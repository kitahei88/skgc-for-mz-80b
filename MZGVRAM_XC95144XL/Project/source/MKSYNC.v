==> flow/design.v <==
`default_nettype none
module mksync #(parameter con = 0, parameter coff = 1)
(   input CLK,
    input RST,
    input nBLANK,
    output reg nSYNC
);
    reg [12:0]counter;
    always @(posedge CLK or posedge RST) begin
        if (RST) begin
            counter <= 13'd0;
            nSYNC  <= 1'b1;
        end else if (!nBLANK) begin
            counter <= counter + 13'd1;
            if ((counter > con) && (counter < coff)) begin
                nSYNC <= 1'b0;
            end else begin
                nSYNC <= 1'b1;      
            end
        end else begin
            counter <= 13'd0;
            nSYNC <= 1'b1;
        end
    end
endmodule
From RTL to reports: mksync. The steps from the RTL of mksync to its reports follow in flow order. Line numbers count from 1 in the design file above. Not given: -

Top module: mksync. Clock input: CLK. Library: sky130hd. Library corner: tt_025C_1v80.

Word-level counts. Counts by Yosys on the flattened word-level netlist (proc, flatten, opt, wreduce; memories kept). Register bits leave out memories and registers merged into their read ports (data or address); mux counts leave out enables and synchronous resets folded into registers. Print and check cells are left out. Cells with the same type and inputs are merged into one.

RAM bits: 0. Under memory bits (read-only) stands 0. The entry for input bits reads 3. For flip-flop bits (word level) the number is 14. The entry for latch bits reads 0. The entry for output and inout bits reads 1. The figure for memories is 0. For clocked read ports x word width the number is 0.

Under div/mod/pow operators stands 0. The entry for order comparisons reads 2. Under multiplexer cells stands 3. Bitwise logic cells: 0. The figure for equal/unequal tests is 0. The entry for $add $sub $neg reads 1. The figure for multiply operators is 0. Under shifts and indexed selects stands 0. The figure for reduce/logical cells is 1.

Operators by type and width (count): adder 13 x 1 -> 13 bit with constant B (1); greater-than comparator 13 x 1 -> 1 bit with constant B (1); less-than comparator 13 x 1 -> 1 bit with constant B (1); 2-to-1 mux 13 bit (1); 2-to-1 mux 1 bit (2); logical AND 1 bit (1).

Depth. Yosys ltp: most cells in a row. Word level: on the elaborated netlist, between registers, memories and ports. Mapped: between sequential cells and ports; inverters and the memories' decode and read muxes count.

Under depth after elaboration stands 4. The entry for ABC_AREA reads 0. The figure for gate-level depth with buffers is 4. For depth with buffers taken out the number is 4.

After synthesis. Source: synth_stat.txt of the flow (Yosys; design flattened, memories mapped). It holds for the ABC_AREA given above (unset counts as 0); a run with the other value may have another netlist. The area totals of this step are shown rounded.

Cells by type: sky130_fd_sc_hd__dfrtp_1 (count 13, area in all 325.312 µm²); sky130_fd_sc_hd__a21oi_1 (count 7, area in all 35.034 µm²); sky130_fd_sc_hd__o31ai_1 (count 4, area in all 30.029 µm²); sky130_fd_sc_hd__or4_1 (count 4, area in all 30.029 µm²); sky130_fd_sc_hd__dfstp_2 (count 1, area in all 26.275 µm²); sky130_fd_sc_hd__ha_1 (count 2, area in all 25.024 µm²); sky130_fd_sc_hd__nand4_1 (count 4, area in all 25.024 µm²); sky130_fd_sc_hd__nor4_1 (count 4, area in all 25.024 µm²); sky130_fd_sc_hd__inv_1 (count 6, area in all 22.522 µm²); sky130_fd_sc_hd__nor2_1 (count 5, area in all 18.768 µm²); sky130_fd_sc_hd__or3_1 (count 3, area in all 18.768 µm²); sky130_fd_sc_hd__xor2_1 (count 2, area in all 17.517 µm²); sky130_fd_sc_hd__nand3_1 (count 3, area in all 15.014 µm²); sky130_fd_sc_hd__o21ai_0 (count 3, area in all 15.014 µm²); sky130_fd_sc_hd__nor2b_1 (count 2, area in all 12.512 µm²); sky130_fd_sc_hd__mux2_2 (count 1, area in all 11.261 µm²); sky130_fd_sc_hd__nand2_1 (count 3, area in all 11.261 µm²); sky130_fd_sc_hd__nand3_2 (count 1, area in all 10.01 µm²).

Other cell types: 3; their cells: 3.

The figure for flip-flop cells is 14. For standard cells after synthesis the number is 71. Under synthesis area stands 692 µm².

Timing after synthesis. OpenSTA on the mapped netlist: ideal clock, no wires. The path of least setup slack (recovery checks aside). Input and output delay are each 20% of the period. Register names are those of the netlist, which keeps one name where synthesis merged equal registers.

Path kind: flip-flop to flip-flop. From: register counter[0]. To: register counter[12]. The entry for delay of the path reads 1.496 ns. For time at the first pin the number is 0.000 ns. Setup slack: 0.234 ns. The entry for data arrival time reads 1.371 ns. Setup time: 0.125 ns. Under driving pins on the path stands 5. Under clock period stands 1.73 ns. For buffers on the path the number is 0. The figure for data required time is 1.605 ns. The entry for synthesis period reached reads 1.496 ns.

"delay of the path" is the arrival time less input delay plus setup time. "driving pins on the path" counts driving pins, that of a launching flip-flop among them; a cell with two outputs on the path counts twice. "synthesis period reached" is the clock period less the worst setup slack; recovery checks do not enter. This is arithmetic on one report: input and output delays are still those of the set period (20% each). Between the ends stands the longest chain of elaborated cells between them, by number of cells; it is not shown to be the way that was timed. Of several equally long chains one is given. A line is the first line of the expression or statement that the cell stems from. Yosys adds cells for indexed reads and writes and turns some case tables into memories. At most two assigning lines are given for a register; there are more.

Path through: sky130_fd_sc_hd__dfrtp_1 > sky130_fd_sc_hd__ha_1 > sky130_fd_sc_hd__nand4_1 > sky130_fd_sc_hd__nor4_1 > sky130_fd_sc_hd__mux2_2. For length of the longest elaborated chain the number is 2. Under elaborated cells on any way between the ends stands 2. The entry for RTL lines with such cells reads 2. Those cells by class: 1 x add/sub; 1 x mux.

RTL lines, path post-synthesis: start: declaration (RTL line 8) `reg [12:0]counter;`; start: assignment (RTL line 11) `counter <= 13'd0;`; start: assignment (RTL line 14) `counter <= counter + 13'd1;`; adder 13 x 1 -> 13 bit (RTL line 14); 2-to-1 mux 13 bit (RTL line 13) `end else if (!nBLANK) begin`; end: assignment (RTL line 11); end: assignment (RTL line 14); end: declaration (RTL line 8).

Worst path after layout. From the final timing report of run B: the path of least setup slack in the routed layout; clock arrival at registers is part of the times.

Path kind: flip-flop to flip-flop. From: register counter[0]. To: register counter[10]. Setup time: 0.07 ns. The figure for data required time is 1.48 ns. Under driving pins on the path stands 5. Setup slack: -0.17 ns. For buffers on the path the number is 0. The entry for data arrival time reads 1.65 ns. Under clock period stands 1.28 ns. For time at the first pin the number is 0.27 ns.

Between the ends stands the longest chain of elaborated cells between them, by number of cells; it is not shown to be the way that was timed. Of several equally long chains one is given. At most two assigning lines are given for a register; there are more.

Path through: sky130_fd_sc_hd__dfrtp_1 > sky130_fd_sc_hd__ha_2 > sky130_fd_sc_hd__nand4_1 > sky130_fd_sc_hd__or4_1 > sky130_fd_sc_hd__a21oi_1. For length of the longest elaborated chain the number is 2. Under elaborated cells on any way between the ends stands 2. The entry for RTL lines with such cells reads 2. Those cells by class: 1 x add/sub; 1 x mux.

RTL lines, path after layout: start: declaration (RTL line 8) `reg [12:0]counter;`; start: assignment (RTL line 11) `counter <= 13'd0;`; start: assignment (RTL line 14) `counter <= counter + 13'd1;`; adder 13 x 1 -> 13 bit (RTL line 14); 2-to-1 mux 13 bit (RTL line 13) `end else if (!nBLANK) begin`; end: assignment (RTL line 11); end: assignment (RTL line 14); end: declaration (RTL line 8).

## Implementation results

mksync through Yosys and OpenROAD on sky130hd: 2 stored runs, unordered, with their settings and measured results. The constraints put input and output delay at 20% of the set period each and load the outputs with 0.01 pF. "time used up by the worst setup path": the worst setup path's part of the clock period (all of it between registers, 20% less for each end at a port) less its slack. A launch clock that arrives late makes it longer, a capture clock that arrives late makes it shorter. The results are shown rounded.

Run A has these settings: period_ns 1.45; CORE_UTILIZATION 61; SETUP_SLACK_MARGIN -0.14; PLACE_DENSITY_LB_ADDON 0.06; CELL_PAD_IN_SITES_GLOBAL_PLACEMENT 1; CELL_PAD_IN_SITES_DETAIL_PLACEMENT 0; TNS_END_PERCENT 90; ABC_AREA 1; GPL_ROUTABILITY_DRIVEN 1; MAX_ROUTING_LAYER met5; CAP_MARGIN 20; CORE_MARGIN 2; SLEW_MARGIN 20. Outcome: did not finish, placement stopped with FLW-0024.

Run B has these settings: period_ns 1.28; CAP_MARGIN 20; CORE_MARGIN 2; CORE_UTILIZATION 40; SLEW_MARGIN 20. The synthesized cell area stands at 692 µm². The setup slack of the worst path reads -0.167 ns. The measured area of the die is 2,080 µm². The final design utilization reads 60.7%. The sum of negative setup slack is -0.732 ns. The measured time used up by the worst setup path is 1.45 ns. Class of the worst setup path: flip-flop to flip-flop.
